==> flow/design.v <==
module controller
  (
   input wire clk,
   input wire n_rst,
   output reg start_bit,
   input wire [0:7] rx_in,
   input wire data_ready,
   input reg [0:6] match,
   output reg [0:7] out_byte,
   output reg [0:7] shift_byte,
   output reg shift_out,
   output reg read_enable,
   output reg write_enable,
   output reg [0:9] address,
   input wire [0:127] read_data,
   output reg [0:127] write_data,
   input reg  [127:0] outstr,
   output reg shift_en,
   input wire data_ready_posedge,
   input tx_done
   );
   reg [127:0] flip_guess;
   reg [127:0] outputhash;
   reg [0:6] clocked_match;
   reg [0:127] clocked_str;
   reg [0:127] clocked_read_data;
   reg [0:127] clocked_read_data_next;
   reg [0:127] strnext;
   reg [0:9] read_address;
   reg [0:9] read_next_address;
   reg [0:3] byte_counter;
   reg [0:3] byte_counter_next;
   reg falling_edge_found;
	 typedef enum {IDLE, RECEIVING, SHIFT, STOP_OR_CONTINUE, GENERATE, SRAM_WRITE, SRAM_READ, TRANSMITTING, START_OUTPUT} stateType;
   stateType state;
   stateType next_state;
   always_ff @ (posedge clk, negedge n_rst) begin
    if (n_rst == 0) begin
      state <= IDLE;
      clocked_match <= 0;
      clocked_str <= 0;
      clocked_read_data <= 0;
      read_address <= 0;
      byte_counter <= 0;
    end
    else begin
      state <= next_state;
      clocked_match <= match;
      clocked_str <= outstr;
      clocked_read_data <= clocked_read_data_next;
      read_address <= read_next_address;
      byte_counter <= byte_counter_next;
    end
  end
  always_comb begin
    next_state = state;
    read_next_address = read_address;
    start_bit = 0;
    shift_out = 0;
    shift_en = 0;
    byte_counter_next = 0;
    shift_byte = 0;
    write_enable = 0;
    read_enable = 0;
    address = 0;
    write_data = 0;
    out_byte = 0;
    clocked_read_data_next = 0;
    case(state)
      IDLE: begin
        if(rx_in == 8'b10101010 && data_ready_posedge == 1) next_state = RECEIVING;  
        else next_state = IDLE;
        shift_en = 0;
        byte_counter_next = 0;
        clocked_read_data_next = 0;
      end
      SHIFT: begin
        if(byte_counter == 15)begin
          next_state = STOP_OR_CONTINUE;
          byte_counter_next = 0;
        end
        else begin
          next_state = RECEIVING;
        end
        shift_en = 1;
        byte_counter_next = byte_counter + 1;
        shift_byte = rx_in;
        clocked_read_data_next = 0;
      end
      RECEIVING: begin
        if(data_ready_posedge == 1)next_state = SHIFT;
        else next_state = RECEIVING;
        byte_counter_next = byte_counter;
        shift_en = 0;
        clocked_read_data_next = 0;
      end
      STOP_OR_CONTINUE: begin
        if(rx_in == 8'b11101110 && data_ready_posedge == 1)next_state = GENERATE; 
        else if (rx_in == 8'b10001000 && data_ready_posedge == 1)next_state = RECEIVING;  
        else next_state = STOP_OR_CONTINUE;
        byte_counter_next = 0;
        shift_en = 0;
        clocked_read_data_next = 0;
      end
      GENERATE: begin
        if (rx_in == 8'b01101100) next_state = START_OUTPUT;  
        else if (match != 64)next_state = SRAM_WRITE;
        else next_state = GENERATE;
        write_enable = 0;
        read_enable = 0;
        address = 0;
        write_data = 0;
        read_next_address = 0;
        start_bit = 1;
        clocked_read_data_next = 0;
      end
      SRAM_WRITE: begin
        next_state = GENERATE;
        write_enable = 1;
        read_enable = 0;
        address[0:5] = clocked_match[1:6];  
        address[6:9] = 0;
        write_data = clocked_str;
        read_next_address = 0;
        clocked_read_data_next = 0;
        start_bit = 1;
      end
      TRANSMITTING: begin
        if(tx_done == 1)next_state = SRAM_READ;
        else next_state = TRANSMITTING;
        shift_out = 1;
        write_enable = 0;
        read_enable = 0; 
        address = 0;
        read_next_address = read_address;
        clocked_read_data_next = clocked_read_data;
        if((read_address) % 16 == 0)out_byte = clocked_read_data[0:7];  
        if((read_address) % 16 == 1)out_byte = clocked_read_data[8:15];
        if((read_address) % 16 == 2)out_byte = clocked_read_data[16:23];
        if((read_address) % 16 == 3)out_byte = clocked_read_data[24:31];
        if((read_address) % 16 == 4)out_byte = clocked_read_data[32:39];
        if((read_address) % 16 == 5)out_byte = clocked_read_data[40:47];
        if((read_address) % 16 == 6)out_byte = clocked_read_data[48:55];
        if((read_address) % 16 == 7)out_byte = clocked_read_data[56:63];
        if((read_address) % 16 == 8)out_byte = clocked_read_data[64:71];
        if((read_address) % 16 == 9)out_byte = clocked_read_data[72:79];
        if((read_address) % 16 == 10)out_byte = clocked_read_data[80:87];
        if((read_address) % 16 == 11)out_byte = clocked_read_data[88:95];
        if((read_address) % 16 == 12)out_byte = clocked_read_data[96:103];
        if((read_address) % 16 == 13)out_byte = clocked_read_data[104:111];
        if((read_address) % 16 == 14)out_byte = clocked_read_data[112:119];
        if((read_address) % 16 == 15)out_byte = clocked_read_data[120:127];
      end
      SRAM_READ: begin
        write_enable = 0;
        shift_out = 1;
        out_byte = 0;
        address = read_address +1;
        clocked_read_data_next = read_data;
        read_next_address = read_address + 1;
        if((read_address + 1) % 16 == 0)read_enable = 1;  
        else read_enable = 0; 
        if(read_address == 1023)
          next_state = GENERATE;
        else next_state = TRANSMITTING;
      end
      START_OUTPUT: begin  
        next_state = TRANSMITTING;
        out_byte = 0;
        read_enable = 1;
        write_enable = 0;
        shift_out = 0;
        address = read_address;
        clocked_read_data_next = read_data;
        read_next_address = read_address;
      end
    endcase
  end
endmodule
Step by step through the tools: controller

What the tools print for controller, step after step.
Line numbers count from 1 in the design file above.
Library cell names are shortened.
Not given: --

Top: controller
Clock port: clk
Standard-cell library: sky130hd
Timing corner: tt_025C_1v80

Word level

Counts by Yosys on the flattened word-level netlist (proc, flatten, opt, wreduce; memories kept). Register bits leave out memories and registers merged into their read ports (data or address). Print and check cells are left out. Cells with the same type and inputs are merged into one.

Output and inout port bits: 159
Bits in registers: 308
Input bits: 276
Word-level cells: 89

Mux-type cells: 40
Eq/ne operators: 30
Reduce/logical cells: 11
Add/sub/neg operators: 2

Operator list:

| operator                                                        | number |
| 32-bit case mux with 9-bit select                               | 1 |
| 128-bit case mux with 2-bit select                              | 1 |
| 8-bit 2-to-1 mux                                                | 18 |
| 32-bit by 3-bit equality test with 1-bit output with constant B | 4 |
| 128-bit 2-to-1 mux                                              | 1 |
| 32-bit logical NOT                                              | 3 |
| 32-bit by 2-bit equality test with 1-bit output with constant B | 2 |
| 4-bit equality test with constant B                             | 9 |
| 32-bit by 1-bit equality test with 1-bit output with constant B | 1 |
| 32-bit by 4-bit equality test with 1-bit output with constant B | 1 |
| 32-bit 2-to-1 mux                                               | 1 |
| 8-bit equality test with constant B                             | 3 |
| 10-bit case mux with 2-bit select                               | 1 |
| 6-bit case mux with 3-bit select                                | 1 |
| 4-bit by 3-bit equality test with 1-bit output with constant B  | 4 |
| 4-bit case mux with 2-bit select                                | 2 |
| 10-bit by 1-bit adder with 10-bit output with constant B        | 1 |
| 10-bit equality test with constant B                            | 1 |
| 9-bit nonzero test                                              | 1 |
| 4-bit by 2-bit equality test with 1-bit output with constant B  | 2 |
| 8-bit by 7-bit equality test with 1-bit output with constant B  | 1 |
| 2-bit 2-to-1 mux                                                | 4 |
| 1-bit 2-to-1 mux                                                | 8 |
| 7-bit inequality test with constant B                           | 1 |
| 2-bit OR reduction                                              | 3 |
| 4-bit by 1-bit adder with 4-bit output with constant B          | 1 |
| 4-bit by 1-bit equality test with 1-bit output with constant B  | 1 |
| 1-bit logical AND                                               | 3 |

Not listed: further kinds 3, cells in them 3.

Logic depth

Depth = most cells in a row (Yosys ltp): at word level without a register or memory, in the mapped netlist without a sequential cell, where the memories' decode and read muxes count.

Depth after elaboration: 18
ABC_AREA: 1
Depth in mapped cells: 19
Gate-level depth less buffers: 18

Synthesis result

Source: synth_stat.txt of the flow (Yosys; design flattened, memories mapped). It holds for the ABC_AREA given above (unset counts as 0); a run with the other value may have another netlist.
Totals and module areas in this step are rounded.

Cells by type:

| cell type | number | total area (µm²) |
| dfrtp_1   | 284    | 7.11E+03 |
| nand2_1   | 398    | 1.49E+03 |
| inv_1     | 261    | 979.69 |
| o21ai_0   | 159    | 795.763 |
| nand3_1   | 139    | 695.667 |
| a21oi_1   | 49     | 245.235 |
| clkbuf_1  | 55     | 206.448 |
| nor2_1    | 31     | 116.362 |
| ha_1      | 6      | 75.072 |
| a21oi_2   | 8      | 70.067 |
| o21ai_2   | 8      | 70.067 |
| o211ai_1  | 7      | 52.55 |
| nand2_4   | 3      | 33.782 |
| nor2_4    | 3      | 33.782 |
| inv_2     | 8      | 30.029 |
| buf_1     | 7      | 26.275 |
| dfstp_2   | 1      | 26.275 |
| xor2_1    | 3      | 26.275 |

Not listed: further types 16, cells in them 30.

Mapped cells: 1460
Chip area (Yosys): 12300 µm²
Flip-flops: 285
Buffers: 71
Sequential part of the area: 7130 µm²

Worst setup path after synthesis

OpenSTA on the mapped netlist: ideal clock, no wires. The path of least setup slack (recovery checks aside). Input and output delay are each 20% of the period. Register names are those of the netlist, which keeps one name where synthesis merged equal registers.

Path type: flip-flop to output port
From: register read_address[9]
To: output out_byte[1]
Required time: 3.800 ns
Path buffers: 1
Arrival: 1.989 ns
Time at the first pin: 0.000 ns
Slack: 1.811 ns
Period: 4.75 ns
Driving pins on the path: 20
Output delay: 0.950 ns
Path delay: 1.989 ns
Synthesis period reached: 2.939 ns

"path delay" is the arrival time less input delay plus setup time.
A path that ends at an output port has no setup time.
"driving pins on the path" counts driving pins, that of a launching flip-flop among them; a cell with two outputs on the path counts twice.
"synthesis period reached" is the clock period less the worst setup slack; recovery checks do not enter. This is arithmetic on one report: input and output delays are still those of the set period (20% each).
The rows between start and end are the longest chain of elaborated cells between them; the timing report does not say that the signal goes this way. Where chains are equally long, one stands for them.
A line is the first line of the expression or statement that the cell stems from. Yosys adds cells for indexed reads and writes and turns some case tables into memories.

Cells stage by stage: dfrtp_1 > inv_1 > ha_1 > buf_2 > inv_1 > nor2_4 > inv_4 > o21ai_2 > inv_1 > nand2_1 > nand2_1 > nand2_1 > nand2_1 > nand3_1 > nand2_1 > nand3_1 > nand3_1 > nand3_1 > nand2_1 > a21oi_2
Cells in the longest elaborated chain: 18
Elaborated cells between the ends (all ways): 33
RTL lines with such cells: 17
Classes of those cells: eq/ne: 15; mux: 17; reduce/logical: 1

RTL lines, path post-synthesis:

| item               | line | text |
| start: declaration | 29   | `reg [0:9] read_address;` |
| start: assignment  | 43   | `read_address <= 0;` |
| start: assignment  | 51   | `read_address <= read_next_address;` |
| 32-bit logical NOT | 137  | `if((read_address) % 16 == 0)out_byte = clocked_read_data[0:7];` |
| 8-bit 2-to-1 mux   | 137  |  |
| 8-bit 2-to-1 mux   | 138  | `if((read_address) % 16 == 1)out_byte = clocked_read_data[8:15];` |
| 8-bit 2-to-1 mux   | 139  | `if((read_address) % 16 == 2)out_byte = clocked_read_data[16:23];` |
| 8-bit 2-to-1 mux   | 140  | `if((read_address) % 16 == 3)out_byte = clocked_read_data[24:31];` |
| 8-bit 2-to-1 mux   | 141  | `if((read_address) % 16 == 4)out_byte = clocked_read_data[32:39];` |
| 8-bit 2-to-1 mux   | 142  | `if((read_address) % 16 == 5)out_byte = clocked_read_data[40:47];` |
| (+4 left out)      | --   |  |
| 8-bit 2-to-1 mux   | 147  | `if((read_address) % 16 == 10)out_byte = clocked_read_data[80:87];` |
| 8-bit 2-to-1 mux   | 148  | `if((read_address) % 16 == 11)out_byte = clocked_read_data[88:95];` |
| 8-bit 2-to-1 mux   | 149  | `if((read_address) % 16 == 12)out_byte = clocked_read_data[96:103];` |
| 8-bit 2-to-1 mux   | 150  | `if((read_address) % 16 == 13)out_byte = clocked_read_data[104:111];` |
| 8-bit 2-to-1 mux   | 151  | `if((read_address) % 16 == 14)out_byte = clocked_read_data[112:119];` |
| 8-bit 2-to-1 mux   | 152  | `if((read_address) % 16 == 15)out_byte = clocked_read_data[120:127];` |
| 8-bit 2-to-1 mux   | 69   | `case(state)` |
| end: declaration   | 9    | `output reg [0:7] out_byte,` |

Timing after layout

From the final timing report of flow run 2: the path of least setup slack in the routed layout; clock arrival at registers is part of the times.

Path type: flip-flop to output port
From: register read_address[9]
To: output out_byte[1]
Time at the first pin: 0.57 ns
Path buffers: 2
Slack: -2.89 ns
Driving pins on the path: 19
Output delay: 0.30 ns
Period: 1.52 ns
Arrival: 4.11 ns
Required time: 1.22 ns

The rows between start and end are the longest chain of elaborated cells between them; the timing report does not say that the signal goes this way. Where chains are equally long, one stands for them.

Cells stage by stage: dfrtp_2 > ha_4 > buf_4 > nor2_1 > nand3_1 > nand3_1 > nand2_1 > nand2_1 > nand2_1 > nand2_1 > nand2_1 > nand3_1 > nand2_1 > nand3_1 > nand3_1 > nand3_2 > nand2_1 > a21oi_2 > buf_2
Cells in the longest elaborated chain: 18
Elaborated cells between the ends (all ways): 33
RTL lines with such cells: 17
Classes of those cells: eq/ne: 15; mux: 17; reduce/logical: 1

RTL lines, path after layout:

| item               | line | text |
| start: declaration | 29   | `reg [0:9] read_address;` |
| start: assignment  | 43   | `read_address <= 0;` |
| start: assignment  | 51   | `read_address <= read_next_address;` |
| 32-bit logical NOT | 137  | `if((read_address) % 16 == 0)out_byte = clocked_read_data[0:7];` |
| 8-bit 2-to-1 mux   | 137  |  |
| 8-bit 2-to-1 mux   | 138  | `if((read_address) % 16 == 1)out_byte = clocked_read_data[8:15];` |
| 8-bit 2-to-1 mux   | 139  | `if((read_address) % 16 == 2)out_byte = clocked_read_data[16:23];` |
| 8-bit 2-to-1 mux   | 140  | `if((read_address) % 16 == 3)out_byte = clocked_read_data[24:31];` |
| 8-bit 2-to-1 mux   | 141  | `if((read_address) % 16 == 4)out_byte = clocked_read_data[32:39];` |
| 8-bit 2-to-1 mux   | 142  | `if((read_address) % 16 == 5)out_byte = clocked_read_data[40:47];` |
| (+4 left out)      | --   |  |
| 8-bit 2-to-1 mux   | 147  | `if((read_address) % 16 == 10)out_byte = clocked_read_data[80:87];` |
| 8-bit 2-to-1 mux   | 148  | `if((read_address) % 16 == 11)out_byte = clocked_read_data[88:95];` |
| 8-bit 2-to-1 mux   | 149  | `if((read_address) % 16 == 12)out_byte = clocked_read_data[96:103];` |
| 8-bit 2-to-1 mux   | 150  | `if((read_address) % 16 == 13)out_byte = clocked_read_data[104:111];` |
| 8-bit 2-to-1 mux   | 151  | `if((read_address) % 16 == 14)out_byte = clocked_read_data[112:119];` |
| 8-bit 2-to-1 mux   | 152  | `if((read_address) % 16 == 15)out_byte = clocked_read_data[120:127];` |
| 8-bit 2-to-1 mux   | 69   | `case(state)` |
| end: declaration   | 9    | `output reg [0:7] out_byte,` |

Ticket comment

Flow measurements of controller on sky130hd: 2 stored runs with different settings, listed in no order. Input and output delays are each 20% of the period that was set; the output load is 0.01 pF.
By "period reached" is meant the clock period of the run minus its worst setup slack. This is arithmetic on one report: input and output delays are still those of the set period (20% each).
"time of the worst setup path" = time allowed to the worst setup path (clock period - input delay - output delay, where it has them) - its slack; a late launch clock adds to it, a late capture clock takes from it.
By "total power after layout" is meant OpenSTA's value without simulated activity: inputs other than the clock are taken to toggle once in ten clock periods, and the tool carries that through the logic.
The results are shown rounded.

## Flow run 1

==> flow/run.sh <==
#!/bin/bash
# the make line also repeats the synthesis and layout settings of config.mk as NAME=value (left out here)
make -C /OpenROAD-flow-scripts/flow DESIGN_CONFIG=/design/flow/config.mk WORK_HOME=/design/flow/orfs CLKGATE_MAP_FILE= finish
==> flow/config.mk <==
export PLATFORM = sky130hd
export DESIGN_NAME = controller
export DESIGN_NICKNAME = controller
export VERILOG_FILES = /design/flow/design.v
export SDC_FILE = /design/flow/constraint.sdc
export NUM_CORES = 4
export LEC_CHECK = 0
export ABC_AREA = 0
export CAP_MARGIN = 20
export CELL_PAD_IN_SITES_DETAIL_PLACEMENT = 0
export CELL_PAD_IN_SITES_GLOBAL_PLACEMENT = 2
export CORE_MARGIN = 2
export CORE_UTILIZATION = 62
export GPL_TIMING_DRIVEN = 1
export PLACE_DENSITY_LB_ADDON = 0.22
export SLEW_MARGIN = 20
export TNS_END_PERCENT = 40
==> flow/constraint.sdc <==
create_clock -name core_clock -period 4.19 [get_ports {clk}]
set_input_delay 0.8380 -clock core_clock [delete_from_list [all_inputs] [get_ports {clk}]]
set_output_delay 0.8380 -clock core_clock [all_outputs]
set_load 0.01 [all_outputs]

Flow run 1: no results, placement failed with FLW-0024

## Flow run 2

==> flow/run.sh <==
#!/bin/bash
# the make line also repeats the synthesis and layout settings of config.mk as NAME=value (left out here)
make -C /OpenROAD-flow-scripts/flow DESIGN_CONFIG=/design/flow/config.mk WORK_HOME=/design/flow/orfs CLKGATE_MAP_FILE= finish
==> flow/config.mk <==
export PLATFORM = sky130hd
export DESIGN_NAME = controller
export DESIGN_NICKNAME = controller
export VERILOG_FILES = /design/flow/design.v
export SDC_FILE = /design/flow/constraint.sdc
export NUM_CORES = 4
export LEC_CHECK = 0
export ABC_AREA = 1
export CAP_MARGIN = 20
export CELL_PAD_IN_SITES_GLOBAL_PLACEMENT = 1
export CORE_MARGIN = 2
export CORE_UTILIZATION = 50
export CTS_CLUSTER_SIZE = 92
export GPL_TIMING_DRIVEN = 1
export PLACE_DENSITY_LB_ADDON = 0.01
export SETUP_SLACK_MARGIN = 0.36
export SLEW_MARGIN = 20
==> flow/constraint.sdc <==
create_clock -name core_clock -period 1.52 [get_ports {clk}]
set_input_delay 0.3040 -clock core_clock [delete_from_list [all_inputs] [get_ports {clk}]]
set_output_delay 0.3040 -clock core_clock [all_outputs]
set_load 0.01 [all_outputs]

| result of flow run 2 | value |
|---|---|
| post-route utilization | 0.949 |
| time of the worst setup path | 4.11 ns |
| worst setup path type | flip-flop to output port |
| period reached | 4.413 ns |
| worst setup slack after layout | -2.89 ns |
| overall die area | 25900 µm² |
| area of the standard cells in the finished layout | 23000 µm² |
| summed negative setup slack | -143 ns |
| total power after layout | 24700 uW |
| chip area in the Yosys report | 12300 µm² |
