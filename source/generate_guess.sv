==> flow/design.v <==
module generate_guess
 #(
   parameter NUM_CNT_BITS = 128
   )
  (
   input wire clk,
   input wire n_rst,
   input wire start_bit,
   output wire [(NUM_CNT_BITS-1):0] flip_guess_out,
   output wire [(NUM_CNT_BITS-1):0] guess,
   output wire [0:3] length
   );
   reg [0:3]   strlen;
   reg [0:3]   next_strlen;
   reg [(NUM_CNT_BITS-1):0] curr_guess;
   reg [(NUM_CNT_BITS-1):0] next_guess;
   reg [(NUM_CNT_BITS-1):0] flip_guess;
   reg [(NUM_CNT_BITS-1):0] next_flip_guess;
   assign guess = curr_guess;
   assign length = next_strlen;
   assign flip_guess_out = flip_guess;
   always_ff @ (posedge clk, negedge n_rst)
     begin: RESET_LOGIC
	if(n_rst == 1'b0)
	  begin
	     next_strlen <= 0;
	     curr_guess <= 128'b0;
	     flip_guess <= 128'b0;
	  end
	else
	  begin
	     curr_guess <= next_guess;
	     flip_guess <= next_flip_guess;
	     next_strlen <= strlen;
	  end
     end  
   always_comb
     begin: NEXT_LOGIC
	next_flip_guess = curr_guess;
	next_guess = curr_guess;
	strlen = 1;
	if(next_guess[7:0] < 8'b00100000  && next_guess[7:0] > 8'b00000000)
	  next_guess[7:0] = 8'b00011111;
	else if (next_guess[7:0] >= 8'b01111110)
	  begin
	     next_guess[7:0] = 8'b00011111;
	     next_guess[15:8] = next_guess[15:8] + 1;
	  end
	if(next_guess[15:8] < 8'b00100000  && next_guess[15:8] > 8'b00000000)
	  next_guess[15:8] = 8'b00100000;
	else if (next_guess[15:8] >= 8'b01111110)
	  begin
	     next_guess[15:8] = 8'b00100000;
	     next_guess[23:16] = next_guess[23:16] + 1;
	  end
	if(next_guess[23:16] < 8'b00100000  && next_guess[23:16] > 8'b00000000)
	  next_guess[23:16] = 8'b00100000;
	else if (next_guess[23:16] >= 8'b01111110)
	  begin
	     next_guess[23:16] = 8'b00100000;
	     next_guess[31:24] = next_guess[31:24] + 1;
	  end
	if(next_guess[31:24] < 8'b00100000  && next_guess[31:24] > 8'b00000000)
	  next_guess[31:24] = 8'b00100000;
	else if (next_guess[31:24] >= 8'b01111110)
	  begin
	     next_guess[31:24] = 8'b00100000;
	     next_guess[39:32] = next_guess[39:32] + 1;
	  end
	if(next_guess[39:32] < 8'b00100000  && next_guess[39:32] > 8'b00000000)
	  next_guess[39:32] = 8'b00100000;
	else if (next_guess[39:32] >= 8'b01111110)
	  begin
	     next_guess[39:32] = 8'b00100000;
	     if(next_guess[47:40] == 0)
	       next_guess[47:40] = next_guess[47:40] + 1;
	  end
	if(next_guess[47:40] < 8'b00100000  && next_guess[47:40] > 8'b00000000)
	  next_guess[47:40] = 8'b00100000;
	else if (next_guess[47:40] >= 8'b01111110)
	  begin
	     next_guess[47:40] = 8'b00100000;
	     next_guess[55:48] = next_guess[55:48] + 1;
	  end
	if(next_guess[55:48] < 8'b00100000  && next_guess[55:48] > 8'b00000000)
	  next_guess[55:48] = 8'b00100000;
	else if (next_guess[55:48] >= 8'b01111110)
	  begin
	     next_guess[55:48] = 8'b00100000;
	     next_guess[63:56] = next_guess[63:56] + 1;
	  end
	if(next_guess[63:56] < 8'b00100000  && next_guess[63:56] > 8'b00000000)
	  next_guess[63:56] = 8'b00100000;
	else if (next_guess[63:56] >= 8'b01111110)
	  begin
	     next_guess[63:56] = 8'b00100000;
	     next_guess[71:64] = next_guess[71:64] + 1;
	  end
	if(next_guess[71:64] < 8'b00100000  && next_guess[71:64] > 8'b00000000)
	  next_guess[71:64] = 8'b00100000;
	else if (next_guess[71:64] >= 8'b01111110)
	  begin
	     next_guess[71:64] = 8'b00100000;
	     if(next_guess[79:72] == 0)
	       next_guess[79:2] = next_guess[79:72] + 1;
	  end
	if(next_guess[79:72] < 8'b00100000  && next_guess[79:72] > 8'b00000000)
	  next_guess[79:72] = 8'b00100000;
	else if (next_guess[79:72] >= 8'b01111110)
	  begin
	     next_guess[79:72] = 8'b00100001;
	     next_guess[87:80] = next_guess[87:80] + 1;
	  end
	if(next_guess[87:80] < 8'b00100000  && next_guess[87:80] > 8'b00000000)
	  next_guess[87:80] = 8'b00100000;  
	else if (next_guess[87:80] >= 8'b01111110)
	  begin
	     next_guess[87:80] = 8'b00100000;
	     if(next_guess[95:88] == 0)
	       next_guess[95:88] = next_guess[95:88] + 1;
	  end
	if(next_guess[95:88] < 8'b00100000  && next_guess[95:88] > 8'b00000000)
	  next_guess[95:88] = 8'b00100000;  
	else if (next_guess[95:88] >= 8'b01111110)
	  begin
	     next_guess[95:88] = 8'b00100000;
	     next_guess[103:96] = next_guess[103:96] + 1;
	  end
	if(next_guess[103:96] < 8'b00100000  && next_guess[103:96] > 8'b00000000)
	  next_guess[103:96] = 8'b00100000;  
	else if (next_guess[103:96] >= 8'b01111110)
	  begin
	     next_guess[103:96] = 8'b00100000;
	     next_guess[111:104] = next_guess[111:104] + 1;
	  end
	if(next_guess[111:104] < 8'b00100000  && next_guess[111:104] > 8'b00000000)
	  next_guess[111:104] = 8'b00100001;  
	else if (next_guess[111:104] >= 8'b01111110)
	  begin
	     next_guess[111:104] = 8'b00100000;
	     next_guess[119:112] = next_guess[119:112] + 1;
	  end
	if(next_guess[119:112] < 8'b00100000  && next_guess[119:112] > 8'b00000000)
	  next_guess[119:112] = 8'b00100001;  
	else if (next_guess[119:112] >= 8'b01111110)
	  begin
	     next_guess[119:112] = 8'b00100000;
	     next_guess[127:120] = next_guess[127:120] + 1;
	  end
	if(next_guess[127:120] != 0)
	  strlen = 16;
	else if(next_guess[119:112] != 0)
	  strlen = 15;
	else if(next_guess[111:104] != 0)
	  strlen = 14;
	else if(next_guess[103:96] != 0)
	  strlen = 13;
	else if(next_guess[95:88] != 0)
	  strlen = 12;
	else if(next_guess[87:80] != 0)
	  strlen = 11;
	else if(next_guess[79:72] != 0)
	  strlen = 10;
	else if(next_guess[71:64] != 0)
	  strlen = 9;
	else if(next_guess[63:56] != 0)
	  strlen = 8;
	else if(next_guess[55:48] != 0)
	  strlen = 7;
	else if(next_guess[47:40] != 0)
	  strlen = 6;
	else if(next_guess[39:32] != 0)
	  strlen = 5;
	else if(next_guess[31:24] != 0)
	  strlen = 4;
	else if(next_guess[23:16] != 0)
	  strlen = 3;
	else if(next_guess[15:8] != 0)
	  strlen = 2;
	else if(next_guess[7:0] != 0)
	  strlen = 1;
	if (start_bit == 1'b1)
	  begin
	     if (next_guess == 0)
	       begin
		  next_guess[7:0] = 8'b00100000;
		  next_flip_guess[127:120] = 8'b00100000;
	       end
	     else
	       begin	   
		  next_guess = next_guess + 1;
		  next_flip_guess = 128'b0;
		  if(strlen == 1)
		    next_flip_guess[127:120] = next_guess[7:0];
		  if(strlen == 2)
		    next_flip_guess[127:112] = next_guess[15:0];
		  if(strlen == 3)
		    next_flip_guess[127:104] = next_guess[23:0];
		  if(strlen == 4)
		    next_flip_guess[127:96] = next_guess[31:0];
		  if(strlen == 5)
		    next_flip_guess[127:88] = next_guess[39:0];
		  if(strlen == 6)
		    next_flip_guess[127:80] = next_guess[47:0];
		  if(strlen == 7)
		    next_flip_guess[127:72] = next_guess[55:0];
		  if(strlen == 8)
		    next_flip_guess[127:64] = next_guess[63:0];
		  if(strlen == 9)
		    next_flip_guess[127:56] = next_guess[71:0];
		  if(strlen == 10)
		    next_flip_guess[127:48] = next_guess[79:0];
		  if(strlen == 11)
		    next_flip_guess[127:40] = next_guess[87:0];
		  if(strlen == 12)
		    next_flip_guess[127:32] = next_guess[95:0];
		  if(strlen == 13)
		    next_flip_guess[127:24] = next_guess[103:0];
		  if(strlen == 14)
		    next_flip_guess[127:16] = next_guess[111:0];
		  if(strlen == 15)
		    next_flip_guess[127:8] = next_guess[119:0];
		  if(strlen == 16)
		    next_flip_guess[127:0] = next_guess[127:0];
	       end
	  end
     end  
endmodule
# == Tool chain data of generate_guess ==
# Tool output for the design above, in the order of the flow.
# Lines are those of the file above, counted from 1.
# Cell names lack the library's common part.
# Not given: --
# design
top_module,generate_guess
clock_port,clk
cell_library,sky130hd
lib_corner,tt_025C_1v80

# == Elaborated design ==
# Counts by Yosys on the flattened word-level netlist (proc, flatten, opt, wreduce; memories kept). Register bits leave out memories and registers merged into their read ports (data or address); mux counts leave out enables and synchronous resets folded into registers. Print and check cells are left out. Cells with the same type and inputs are merged into one.
# bits
register_bits,260
inputBits,3
# op_classes
n_addsub,16
n_cmp,45
n_eq,15
n_mux,99
reduce_and_logical,34
# ops
op,n
8-bit 2-to-1 mux,63
120-bit 2-to-1 mux,3
128-bit 2-to-1 mux,2
78-bit 2-to-1 mux,2
128-bit by 1-bit adder with 128-bit output with constant B,1
128-bit zero test,1
8-bit by 1-bit greater-than comparator with 1-bit output with constant B,15
8-bit by 6-bit less-than comparator with 1-bit output with constant B,15
8-bit by 7-bit >= comparator with 1-bit output with constant B,15
8-bit nonzero test,15
8-bit by 1-bit adder with 8-bit output with constant B,14
112-bit 2-to-1 mux,1
104-bit 2-to-1 mux,1
96-bit 2-to-1 mux,1
88-bit 2-to-1 mux,1
80-bit 2-to-1 mux,1
72-bit 2-to-1 mux,1
64-bit 2-to-1 mux,1
62-bit 2-to-1 mux,1
56-bit 2-to-1 mux,1
48-bit 2-to-1 mux,1
40-bit 2-to-1 mux,1
4-bit 2-to-1 mux,9
4-bit equality test with constant B,8
32-bit 2-to-1 mux,1
8-bit zero test,3
24-bit 2-to-1 mux,1
4-bit by 3-bit equality test with 1-bit output with constant B,4
# Not listed: further kinds 7, cells in them 26.

# == Depth ==
# Yosys ltp: most cells in a row. Word level: on the elaborated netlist, between registers, memories and ports. Mapped: between sequential cells and ports; inverters and the memories' decode and read muxes count.
# depth
word_depth,66
abc_area,0
ltp_mapped,26
depth_no_buf,23

# == Synthesis result ==
# Source: synth_stat.txt of the flow (Yosys; design flattened, memories mapped). It holds for the ABC_AREA given above (unset counts as 0); a run with the other value may have another netlist.
# synth_totals
mapped_cells,2552
yosys_area_mm2,0.0202031
flip_flops,260
buffers,232
# by_type
cell_type,n
dfrtp_1,260
nand2_1,276
a21oi_1,178
nor2_1,234
o21ai_0,148
clkbuf_1,152
xnor2_1,62
a221oi_1,53
a22oi_1,52
xor2_1,44
nand3_1,75
nor3_1,75
mux2i_1,35
o221ai_1,40
o22ai_1,52
a222oi_1,32
buf_2,54
and2_1,43
# Not listed: further types 88, cells in them 687.

# == Path before layout ==
# Path of least setup slack by OpenSTA after synthesis, without wires, with an ideal clock, recovery checks aside; 20% of the period is set as input and as output delay. Where synthesis merged equal registers, the netlist keeps one of their names.
# synth_path
path_kind,register -> register
start,register curr_guess[42]
end,register flip_guess[118]
clock_period_ps,12300
setup_time_ps,110
launch_ps,0
t_arrival_ps,5845
required_time_ps,12190
path_slack_ps,6344
delay_ps,5955
stages,24
path_buffers,3
synth_period_reached_ps,5956
# "delay_ps" is the arrival time less input delay plus setup time.
# "stages": output pins that drive a net of the path, with the launching flip-flop's if there is one; two outputs of one cell count as two.
# "synth_period_reached_ps" is the clock period less the worst setup slack; recovery checks do not enter. This is arithmetic on one report: input and output delays are still those of the set period (20% each).
# Between the ends stands the longest chain of elaborated cells between them, by number of cells; it is not shown to be the way that was timed. Of several equally long chains one is given.
# Each line given opens the expression or statement behind the cell; cells for indexed reads and writes are added by Yosys, which also makes memories of some case tables.
# synth_between
path_cell_list,dfrtp_1 and4_4 a31oi_1 buf_4 nor4_1 o22ai_2 o21ai_2 mux2_4 or4_4 and2_4 buf_6 or4_1 a32oi_2 o2111ai_2 a2111oi_4 nand2_2 a311o_1 buf_6 nand2_8 mux2_2 nand2b_1 a221oi_1 nor3_1 o41ai_1
elab_chain_len,54
# synth_rtl
element,line,source
"start, declared",15,reg [(NUM_CNT_BITS-1):0] curr_guess;
"start, assigned",27,curr_guess <= 128'b0;
"start, assigned",32,curr_guess <= next_guess;
8-bit by 1-bit adder with 8-bit output,76,next_guess[47:40] = next_guess[47:40] + 1;
8-bit 2-to-1 mux,75,if(next_guess[47:40] == 0)
8-bit 2-to-1 mux,72,else if (next_guess[39:32] >= 8'b01111110)
8-bit 2-to-1 mux,70,if(next_guess[39:32] < 8'b00100000 && next_guess[39:32] > 8'b00000000)
8-bit by 7-bit >= comparator with 1-bit output,80,else if (next_guess[47:40] >= 8'b01111110)
8-bit 2-to-1 mux,80,
8-bit 2-to-1 mux,78,if(next_guess[47:40] < 8'b00100000 && next_guess[47:40] > 8'b00000000)
[40 not listed],--,
88-bit 2-to-1 mux,213,if(strlen == 11)
96-bit 2-to-1 mux,215,if(strlen == 12)
104-bit 2-to-1 mux,217,if(strlen == 13)
112-bit 2-to-1 mux,219,if(strlen == 14)
120-bit 2-to-1 mux,221,if(strlen == 15)
120-bit 2-to-1 mux,184,if (next_guess == 0)
128-bit 2-to-1 mux,182,if (start_bit == 1'b1)
"end, assigned",28,flip_guess <= 128'b0;
"end, assigned",33,flip_guess <= next_flip_guess;
"end, declared",17,reg [(NUM_CNT_BITS-1):0] flip_guess;

# == Timing after layout ==
# Path of least setup slack in the final report of flow run A (OpenROAD, finished layout, wires in). Where an end is a register, its clock arrival counts in the times.
# The path's times are printed in steps of 10 ps; the period is the one set.
# layout_path
path_kind,register -> register
start,register curr_guess[12]
end,register flip_guess[100]
clock_period_ps,4310
setup_time_ps,120
launch_ps,630
t_arrival_ps,7620
required_time_ps,4810
path_slack_ps,-2820
stages,25
path_buffers,5
# Between the ends stands the longest chain of elaborated cells between them, by number of cells; it is not shown to be the way that was timed. Of several equally long chains one is given.
# layout_between
path_cell_list,dfrtp_1 nor4bb_1 o211ai_1 a22o_2 buf_4 a211oi_4 and4_4 o32ai_4 buf_12 buf_12 a2111oi_4 o21ai_4 a211o_1 a211o_1 o41ai_2 nand4_1 o31ai_4 buf_12 nand2b_4 nor3_4 buf_6 a222oi_1 o311ai_2 o211ai_1 nand2_1
elab_chain_len,63
# layout_rtl
element,line,source
"start, declared",15,reg [(NUM_CNT_BITS-1):0] curr_guess;
"start, assigned",27,curr_guess <= 128'b0;
"start, assigned",32,curr_guess <= next_guess;
8-bit by 1-bit adder with 8-bit output,47,next_guess[15:8] = next_guess[15:8] + 1;
8-bit 2-to-1 mux,44,else if (next_guess[7:0] >= 8'b01111110)
8-bit 2-to-1 mux,42,if(next_guess[7:0] < 8'b00100000 && next_guess[7:0] > 8'b00000000)
8-bit by 7-bit >= comparator with 1-bit output,51,else if (next_guess[15:8] >= 8'b01111110)
8-bit 2-to-1 mux,51,
8-bit 2-to-1 mux,49,if(next_guess[15:8] < 8'b00100000 && next_guess[15:8] > 8'b00000000)
8-bit by 7-bit >= comparator with 1-bit output,58,else if (next_guess[23:16] >= 8'b01111110)
[49 not listed],--,
88-bit 2-to-1 mux,213,if(strlen == 11)
96-bit 2-to-1 mux,215,if(strlen == 12)
104-bit 2-to-1 mux,217,if(strlen == 13)
112-bit 2-to-1 mux,219,if(strlen == 14)
120-bit 2-to-1 mux,221,if(strlen == 15)
120-bit 2-to-1 mux,184,if (next_guess == 0)
128-bit 2-to-1 mux,182,if (start_bit == 1'b1)
"end, assigned",28,flip_guess <= 128'b0;
"end, assigned",33,flip_guess <= next_flip_guess;
"end, declared",17,reg [(NUM_CNT_BITS-1):0] flip_guess;

# Module generate_guess, platform sky130hd: 2 stored runs of the flow (Yosys, OpenROAD) with differing settings, in no particular order. Input and output delays are each 20% of the period that was set; the output load is 0.01 pF.
# "timing.achieved_period_ps" is the run's clock period less its worst setup slack. It is reckoned from that one timing run; input and output delays stay at 20% of the period that was set.
# "worstPathTime_ps" is the time allowed to the run's worst setup path (the clock period less input and output delay, where it has them) less its slack. Clock arrival times count: a late capture clock shortens it, a late launch clock lengthens it.
# "design_power_uw": no workload was simulated; the value follows from the tool's default switching activity.
# "worstPathTime_ps" is given in steps of 10 ps.
# Settings: -- = not set for that run.
run name,period_ns,CORE_UTILIZATION,PLACE_DENSITY,CORE_MARGIN,CELL_PAD_IN_SITES_GLOBAL_PLACEMENT,GPL_TIMING_DRIVEN,CAP_MARGIN,MAX_ROUTING_LAYER,SLEW_MARGIN,SETUP_SLACK_MARGIN,PLACE_DENSITY_LB_ADDON,HOLD_SLACK_MARGIN,CORE_ASPECT_RATIO,MIN_ROUTING_LAYER,stdcell_area_mm2,total_negative_slack_ps,timing.achieved_period_ps,fin_util_pct,synthArea_mm2,worstPathTime_ps,timing.worst_path_kind,final_setup_ws_ps,design_power_uw,design_die_area_mm2
flow run A,4.31,30,0.39,9,1,0,40,met5,20,--,--,--,--,--,0.0373909,-350033,7127,56.5,0.0202031,7130,register -> register,-2817,9671,0.077009
flow run B,13.0,45,--,3,2,--,20,met5,10,0.39,0.04,0.3,1.74,met1,0.0243671,0,8958,55.4,0.0202031,8960,register -> register,4042,2682,0.047572
